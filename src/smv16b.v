==> flow/design.v <==
module adder32b(
	output	[31:0]	s,
	output	co,  
	input	[31:0]	a,
	input	[31:0]	b,
	input	ci	 
);
	wire [31:0] carry;
	assign co = carry[31];
		full_adder g0(
			.a(a[0]),
			.b(b[0]),
			.s(s[0]),
			.ci(ci),
			.co(carry[0])
		);
		full_adder g1(
			.a(a[1]),
			.b(b[1]),
			.s(s[1]),
			.ci(carry[0]),
			.co(carry[1])
		);
		full_adder g2(
			.a(a[2]),
			.b(b[2]),
			.s(s[2]),
			.ci(carry[1]),
			.co(carry[2])
		);
		full_adder g3(
			.a(a[3]),
			.b(b[3]),
			.s(s[3]),
			.ci(carry[2]),
			.co(carry[3])
		);
		full_adder g4(
			.a(a[4]),
			.b(b[4]),
			.s(s[4]),
			.ci(carry[3]),
			.co(carry[4])
		);
		full_adder g5(
			.a(a[5]),
			.b(b[5]),
			.s(s[5]),
			.ci(carry[4]),
			.co(carry[5])
		);
		full_adder g6(
			.a(a[6]),
			.b(b[6]),
			.s(s[6]),
			.ci(carry[5]),
			.co(carry[6])
		);
		full_adder g7(
			.a(a[7]),
			.b(b[7]),
			.s(s[7]),
			.ci(carry[6]),
			.co(carry[7])
		);
		full_adder g8(
			.a(a[8]),
			.b(b[8]),
			.s(s[8]),
			.ci(carry[7]),
			.co(carry[8])
		);
		full_adder g9(
			.a(a[9]),
			.b(b[9]),
			.s(s[9]),
			.ci(carry[8]),
			.co(carry[9])
		);
		full_adder g10(
			.a(a[10]),
			.b(b[10]),
			.s(s[10]),
			.ci(carry[9]),
			.co(carry[10])
		);
		full_adder g11(
			.a(a[11]),
			.b(b[11]),
			.s(s[11]),
			.ci(carry[10]),
			.co(carry[11])
		);
		full_adder g12(
			.a(a[12]),
			.b(b[12]),
			.s(s[12]),
			.ci(carry[11]),
			.co(carry[12])
		);
		full_adder g13(
			.a(a[13]),
			.b(b[13]),
			.s(s[13]),
			.ci(carry[12]),
			.co(carry[13])
		);
		full_adder g14(
			.a(a[14]),
			.b(b[14]),
			.s(s[14]),
			.ci(carry[13]),
			.co(carry[14])
		);
		full_adder g15(
			.a(a[15]),
			.b(b[15]),
			.s(s[15]),
			.ci(carry[14]),
			.co(carry[15])
		);
		full_adder g16(
			.a(a[16]),
			.b(b[16]),
			.s(s[16]),
			.ci(carry[15]),
			.co(carry[16])
		);
		full_adder g17(
			.a(a[17]),
			.b(b[17]),
			.s(s[17]),
			.ci(carry[16]),
			.co(carry[17])
		);
		full_adder g18(
			.a(a[18]),
			.b(b[18]),
			.s(s[18]),
			.ci(carry[17]),
			.co(carry[18])
		);
		full_adder g19(
			.a(a[19]),
			.b(b[19]),
			.s(s[19]),
			.ci(carry[18]),
			.co(carry[19])
		);
		full_adder g20(
			.a(a[20]),
			.b(b[20]),
			.s(s[20]),
			.ci(carry[19]),
			.co(carry[20])
		);
		full_adder g21(
			.a(a[21]),
			.b(b[21]),
			.s(s[21]),
			.ci(carry[20]),
			.co(carry[21])
		);
		full_adder g22(
			.a(a[22]),
			.b(b[22]),
			.s(s[22]),
			.ci(carry[21]),
			.co(carry[22])
		);
		full_adder g23(
			.a(a[23]),
			.b(b[23]),
			.s(s[23]),
			.ci(carry[22]),
			.co(carry[23])
		);
		full_adder g24(
			.a(a[24]),
			.b(b[24]),
			.s(s[24]),
			.ci(carry[23]),
			.co(carry[24])
		);
		full_adder g25(
			.a(a[25]),
			.b(b[25]),
			.s(s[25]),
			.ci(carry[24]),
			.co(carry[25])
		);
		full_adder g26(
			.a(a[26]),
			.b(b[26]),
			.s(s[26]),
			.ci(carry[25]),
			.co(carry[26])
		);
		full_adder g27(
			.a(a[27]),
			.b(b[27]),
			.s(s[27]),
			.ci(carry[26]),
			.co(carry[27])
		);
		full_adder g28(
			.a(a[28]),
			.b(b[28]),
			.s(s[28]),
			.ci(carry[27]),
			.co(carry[28])
		);
		full_adder g29(
			.a(a[29]),
			.b(b[29]),
			.s(s[29]),
			.ci(carry[28]),
			.co(carry[29])
		);
		full_adder g30(
			.a(a[30]),
			.b(b[30]),
			.s(s[30]),
			.ci(carry[29]),
			.co(carry[30])
		);
		full_adder g31(
			.a(a[31]),
			.b(b[31]),
			.s(s[31]),
			.ci(carry[30]),
			.co(carry[31])
		);
endmodule
module full_adder(
	output	s,
	output	co,  
	input	a,
	input	b,
	input	ci	 
);
	wire x;
	wire y;
	wire z;
	assign x = a ^ b;
	assign s = x ^ ci;
	assign y = x & ci;
	assign z = a & b;
	assign co = y | z;
endmodule
module smv16b(
	output	[15:0]	dout_inst,
	output	reg [15:0]	dout_avg,
	input 	[15:0]	din,
	input 	run,
	input	sysrst,		
	input	clk	
);
	reg[2:0] state;
	parameter s0	=3'b000;
	parameter s1	=3'b001;
	parameter s2	=3'b010;
	parameter s3	=3'b011;
	parameter s4	=3'b100;
	parameter s5	=3'b101;	
	reg [15:0] p,p0,p1,p2,p3,p4,p5,p6,p7,p8,p9,p10,p11,p12,p13,p14,p15;
	reg [3:0] cnt;
	reg [4:0] delay;
	reg  [31:0] r_sum_i, r_sum_r, r_sum_o;	
	wire [31:0] sum_i,sum_r, sum_o;
	wire [2:0] co;
	always@(posedge clk) begin
		if(~sysrst) begin
			state <=s0;
			cnt <=0;
			delay<=0;
		end else begin
			case (state) 
				s0 :	 
						begin
							cnt <=0;
							delay<=0;
							if(~sysrst) begin
								state <=s0;
							end else begin
								state <=s1;
							end
						end
				s1:		 
						begin
							if(run) begin
								state <=s2;  
							end else begin
								state <=s0;
							end						
						end
				s2:		 
						begin
							cnt <=0;
							state <= s3;
						end
				s3:		 
						begin
								state <= s4;
						end
				s4:		 
						begin
							if(cnt < 4'd15) begin
								cnt <= cnt +1;
								delay <=0;
								state <= s3;
							end else begin
								state <= s5;	
							end
						end
				s5:		 
						begin
								state <= s1;
						end
				default :	begin
							end
			endcase
		end
	end
	assign  dout_inst = p15;
	always@(posedge clk) begin
		if(~sysrst) begin
				p15	<=0;
				p14 <=0;
				p13 <=0;
				p12 <=0;
				p11 <=0;
				p10 <=0;
				p9 	<=0;
				p8 	<=0;
				p7 	<=0;
				p6 	<=0;
				p5  <=0;
				p4  <=0;
				p3  <=0;
				p2  <=0;
				p1  <=0;
				p0  <=0;	
				r_sum_i	<=0;	
				r_sum_r	<=0;	
				r_sum_o	<=0;				
		end else begin
			case (state) 
				s0:	begin
					end
				s1: begin
					end
				s2:	begin
						p0	<= din;
						p1	<=p0;
						p2	<=p1;			
						p3	<=p2;
						p4	<=p3;		
						p5	<=p4;
						p6	<=p5;		
						p7	<=p6;
						p8	<=p7;		
						p9	<=p8;
						p10	<=p9;		
						p11	<=p10;
						p12	<=p11;		
						p13	<=p12;
						p14	<=p13;		
						p15	<=p14;					
					end
				s3:	begin				
					end
				s4:	begin
						r_sum_i <= sum_i;
						r_sum_r <= sum_r;				
					end
				s5: begin
						r_sum_i <= 0;
						r_sum_r <= 0;
						dout_avg <= sum_o[15:0];
					end
				default:	begin
							end
			endcase
		end
	end
	always@(*) begin
		case (cnt)
			4'd0:	p =p0;
			4'd1:	p =p1;
			4'd2:	p =p2;
			4'd3:	p =p3;
			4'd4:	p =p4;
			4'd5:	p =p5;						
			4'd6:	p =p6;
			4'd7:	p =p7;
			4'd8:	p =p8;
			4'd9:	p =p9;
			4'd10:	p =p10;
			4'd11:	p =p11;
			4'd12:	p =p12;
			4'd13:	p =p13;
			4'd14:	p =p14;
			4'd15:	p =p15;		
		endcase
	end
	adder32b ADDER_I(
		.s(sum_i),
		.co(co[0]),
		.a( {20'b0000_0000_0000_0000_0000,p[15:4]} ),
		.b(r_sum_i),
		.ci(1'b0)
	);
	adder32b ADDER_R(
		.s(sum_r),
		.co(co[1]),
		.a( {28'b0000_0000_0000_0000_0000_0000_0000, p[3:0]} ),
		.b(r_sum_r),
		.ci(1'b0)						
	);	
	adder32b ADDER_O(
		.s(sum_o),
		.co(co[2]),
		.a(r_sum_i),
		.b( {4'b000,r_sum_r[31:4]} ),
		.ci(1'b0)						
	);		
endmodule
Reports on smv16b
What the tools print for smv16b, step after step.
Line numbers count from 1 in the design file above.
Operators: Yosys type, input widths -> output width; for muxes data width and select width s.
Library cell names are shortened.
{ "design": {"top": "smv16b", "clock_port": "clk", "library": "sky130hd", "corner": "tt_025C_1v80"} }

Word-level counts
Counts by Yosys on the flattened word-level netlist (proc, flatten, opt, wreduce; memories kept). Register bits leave out memories and registers merged into their read ports (data or address). Print and check cells are left out. Cells with the same type and inputs are merged into one.
{ "word_totals": {"reg_bits": 343, "inputBits": 19, "out_inout_bits": 32, "wordCells": 303} }
{ "op_classes": {"addsub": 1, "compare": 1, "equal": 21, "muxes": 8, "logic": 242, "reduce_logical": 9} }
{ "ops": {"columns": ["op", "n"], "rows": [
  ["$pmux 16 s16", 1],
  ["$pmux 32 s2", 2],
  ["$xor 1x1->1", 109],
  ["$and 1x1->1", 105],
  ["$eq 4x4->1 const B", 8],
  ["$or 1x1->1", 28],
  ["$eq 4x3->1 const B", 4],
  ["$pmux 3 s5", 1],
  ["$eq 4x2->1 const B", 2],
  ["$pmux 4 s2", 1],
  ["$eq 3x2->1 const B", 2],
  ["$eq 3x3->1 const B", 2],
  ["$reduce_bool 5->1", 1],
  ["$reduce_and 2->1", 2],
  ["$reduce_bool 2->1", 2],
  ["$reduce_or 2->1", 2],
  ["$add 4x1->4 const B", 1],
  ["$eq 4x1->1 const B", 1],
  ["$lt 4x4->1 const B", 1],
  ["$logic_not 4->1", 1],
  ["$mux 4", 1],
  ["$eq 3x1->1 const B", 1],
  ["$logic_not 3->1", 1],
  ["$mux 3", 1],
  ["$ne 2x2->1 const B", 1],
  ["$mux 2", 1]
]} }

Logic depth
Longest topological path by Yosys (ltp), each cell counted once; first at word level (registers and memories cut), then after technology mapping (sequential cells cut; the memories' decode and read muxes count).
{ "logic_depth": {"ltp_word": 46, "ABC_AREA": 0, "mapped_depth": 31, "mapped_depth_nobuf": 29} }

Mapped cells and area
Yosys stat after the flow's synthesis: flattened, memories mapped to cells. It holds for the ABC_AREA given above (unset counts as 0); a run with the other value may have another netlist.
{ "types": {"columns": ["cell_type", "n", "area_total_um2"], "rows": [
  ["dfxtp_1", 302, 6.05E+03],
  ["mux2i_1", 298, 2.98E+03],
  ["nor2b_1", 262, 1.64E+03],
  ["fa_1", 28, 560.538],
  ["edfxtp_1", 16, 480.461],
  ["ha_1", 25, 312.8],
  ["buf_2", 61, 305.293],
  ["a22oi_1", 32, 240.23],
  ["a222oi_1", 21, 210.202],
  ["nor2_1", 53, 198.941],
  ["clkbuf_1", 45, 168.912],
  ["a21oi_1", 33, 165.158],
  ["a221oi_1", 17, 148.893],
  ["nand2_1", 38, 142.637],
  ["nand3_1", 26, 130.125],
  ["o21ai_0", 14, 70.067],
  ["mux4_2", 3, 67.565],
  ["a22o_1", 7, 61.309]
]} }
Other cell types: 36; their cells: 95.
{ "synth_totals": {"cells": 1376, "yosys_area_um2": 14610.3, "seq_area_um2": 6526.3, "ffs": 318, "buffers": 111} }
The figures by module come from a second, unflattened synthesis with its own total; it is not the netlist above.
{ "unflattened": {"cells_unflattened": 1522, "area_unflattened_um2": 16699.8} }
Each row is one instance without its submodules.
{ "by_module": {"columns": ["mod", "instances", "cells", "area_um2", "seq_area_um2"], "rows": [
  ["smv16b", 1, 1426, 14777.9, 7086.8],
  ["full_adder", 96, 1, 20.0, 0.0],
  ["adder32b", 3, 0, 0.0, 0.0]
]} }

Path before layout
Path of least setup slack by OpenSTA after synthesis, without wires, with an ideal clock, recovery checks aside; 20% of the period is set as input and as output delay. Where synthesis merged equal registers, the netlist keeps one of their names.
{ "synth_path": {"path_type": "register to register", "from": "register cnt[0]", "to": "register r_sum_i[14]", "clock_period_ns": 7.05, "setup_ns": 0.128, "launch_ns": 0.000, "arrival_ns": 7.227, "required_time_ns": 6.922, "setup_slack_ns": -0.305, "delay_ns": 7.355, "stages": 25, "n_path_buf": 2, "synth_period_reached_ns": 7.355} }
"delay_ns" = arrival - input delay + setup time.
"stages" counts driving pins, that of a launching flip-flop among them; a cell with two outputs on the path counts twice.
"synth_period_reached_ns" = period - worst setup slack (recovery checks aside). The figure is calculated, with input and output delays left at 20% of the set period.
Between the ends stands the longest chain of elaborated cells between them, by number of cells; it is not shown to be the way that was timed. Of several equally long chains one is given.
A line is the first line of the expression or statement that the cell stems from. Yosys adds cells for indexed reads and writes and turns some case tables into memories.
A register here has more assigning lines than the two given.
{ "synth_via": {"cell_sequence": "dfxtp_1 inv_1 ha_1 buf_2 buf_2 a222oi_1 o21ai_0 o32a_1 ha_1 fa_1 fa_1 fa_1 fa_1 fa_1 fa_1 fa_1 fa_1 fa_1 fa_1 fa_1 ha_1 ha_1 ha_1 mux2i_1 nor2_1", "elab_chain_len": 29, "cells_between": 66, "cone_lines": 7, "cone_classes": "eq/ne (15); mux (2); logic (48); reduce/logical (1)"} }
{ "synth_lines": {"columns": ["item", "line_no", "text"], "rows": [
  ["start: declaration", 267, "reg [3:0] cnt;"],
  ["start: assignment", 275, "cnt <=0;"],
  ["start: assignment", 309, "cnt <= cnt +1;"],
  ["$eq 4x4->1", 388, "case (cnt)"],
  ["$pmux 16 s16", 388, null],
  ["$xor 1x1->1", 245, "assign x = a ^ b;"],
  ["$and 1x1->1", 247, "assign y = x & ci;"],
  ["$or 1x1->1", 249, "assign co = y | z;"],
  ["$and 1x1->1", 247, null],
  ["$or 1x1->1", 249, null],
  ["[14 not listed]", null, null],
  ["$and 1x1->1", 247, null],
  ["$or 1x1->1", 249, null],
  ["$and 1x1->1", 247, null],
  ["$or 1x1->1", 249, null],
  ["$and 1x1->1 x2", 247, null],
  ["$xor 1x1->1", 246, "assign s = x ^ ci;"],
  ["$pmux 32 s2", 348, "case (state)"],
  ["end: assignment", 344, "r_sum_i <=0;"],
  ["end: assignment", 374, "r_sum_i <= sum_i;"],
  ["end: declaration", 269, "reg [31:0] r_sum_i, r_sum_r, r_sum_o;"]
]} }

Timing after layout
Path of least setup slack in the final report of run 1 (OpenROAD, finished layout, wires in). Where an end is a register, its clock arrival counts in the times.
{ "layout_path": {"path_type": "register to register", "from": "register cnt[0]", "to": "register r_sum_i[14]", "clock_period_ns": 14.6, "setup_ns": 0.13, "launch_ns": 0.52, "arrival_ns": 9.47, "required_time_ns": 14.99, "setup_slack_ns": 5.52, "stages": 25, "n_path_buf": 2} }
Between the ends stands the longest chain of elaborated cells between them, by number of cells; it is not shown to be the way that was timed. Of several equally long chains one is given.
A register here has more assigning lines than the two given.
{ "layout_via": {"cell_sequence": "dfxtp_1 inv_1 ha_1 buf_2 clkbuf_1 a221oi_1 nor2_1 o21ai_0 a31oi_1 fa_1 fa_1 fa_1 fa_1 fa_1 fa_1 fa_1 fa_1 fa_1 fa_1 fa_1 ha_1 ha_1 ha_1 mux2i_1 nor2_1", "elab_chain_len": 29, "cells_between": 66, "cone_lines": 7, "cone_classes": "eq/ne (15); mux (2); logic (48); reduce/logical (1)"} }
{ "layout_lines": {"columns": ["item", "line_no", "text"], "rows": [
  ["start: declaration", 267, "reg [3:0] cnt;"],
  ["start: assignment", 275, "cnt <=0;"],
  ["start: assignment", 309, "cnt <= cnt +1;"],
  ["$eq 4x4->1", 388, "case (cnt)"],
  ["$pmux 16 s16", 388, null],
  ["$xor 1x1->1", 245, "assign x = a ^ b;"],
  ["$and 1x1->1", 247, "assign y = x & ci;"],
  ["$or 1x1->1", 249, "assign co = y | z;"],
  ["$and 1x1->1", 247, null],
  ["$or 1x1->1", 249, null],
  ["[14 not listed]", null, null],
  ["$and 1x1->1", 247, null],
  ["$or 1x1->1", 249, null],
  ["$and 1x1->1", 247, null],
  ["$or 1x1->1", 249, null],
  ["$and 1x1->1 x2", 247, null],
  ["$xor 1x1->1", 246, "assign s = x ^ ci;"],
  ["$pmux 32 s2", 348, "case (state)"],
  ["end: assignment", 344, "r_sum_i <=0;"],
  ["end: assignment", 374, "r_sum_i <= sum_i;"],
  ["end: declaration", 269, "reg [31:0] r_sum_i, r_sum_r, r_sum_o;"]
]} }

Subject: smv16b on sky130hd, stored results

Hello all,

smv16b through Yosys and OpenROAD on sky130hd: 2 stored runs, unordered, with their settings and measured results. The constraints put input and output delay at 20% of the set period each and load the outputs with 0.01 pF.
"achieved clock period (ns)" = clock period - worst setup slack. The figure is calculated, with input and output delays left at 20% of the set period.
By "finish__power__total" is meant OpenSTA's value without simulated activity: inputs other than the clock are taken to toggle once in ten clock periods, and the tool carries that through the logic.

settings of run 1
{
  "period_ns": 14.6,
  "CORE_UTILIZATION": 51,
  "SETUP_SLACK_MARGIN": 1.23,
  "CELL_PAD_IN_SITES_GLOBAL_PLACEMENT": 2,
  "TNS_END_PERCENT": 15,
  "GPL_TIMING_DRIVEN": 0,
  "GPL_ROUTABILITY_DRIVEN": 1,
  "CTS_CLUSTER_DIAMETER": 205,
  "MIN_ROUTING_LAYER": "met2",
  "CAP_MARGIN": 20,
  "CORE_MARGIN": 2,
  "SLEW_MARGIN": 20
}
report of run 1
yosys chip area after synthesis (um^2): 14610.3
finish__design__die__area: 30017.3
finish__design__instance__area__stdcell: 16704.8
finish__timing__setup__ws: 5.525
finish__power__total: 1.838e-03
achieved clock period (ns): 9.075

settings of run 2
{
  "period_ns": 9.08,
  "CORE_UTILIZATION": 63,
  "SETUP_SLACK_MARGIN": -0.19,
  "PLACE_DENSITY_LB_ADDON": 0.21,
  "CORE_ASPECT_RATIO": 0.79,
  "CORE_MARGIN": 5,
  "CELL_PAD_IN_SITES_GLOBAL_PLACEMENT": 1,
  "CELL_PAD_IN_SITES_DETAIL_PLACEMENT": 1,
  "GPL_TIMING_DRIVEN": 1,
  "CAP_MARGIN": 15,
  "SLEW_MARGIN": 20
}
report of run 2
yosys chip area after synthesis (um^2): 14610.3
finish__design__die__area: 26357.9
finish__design__instance__area__stdcell: 16266.9
finish__timing__setup__ws: 0.756
finish__power__total: 2.948e-03
achieved clock period (ns): 8.324

Thanks
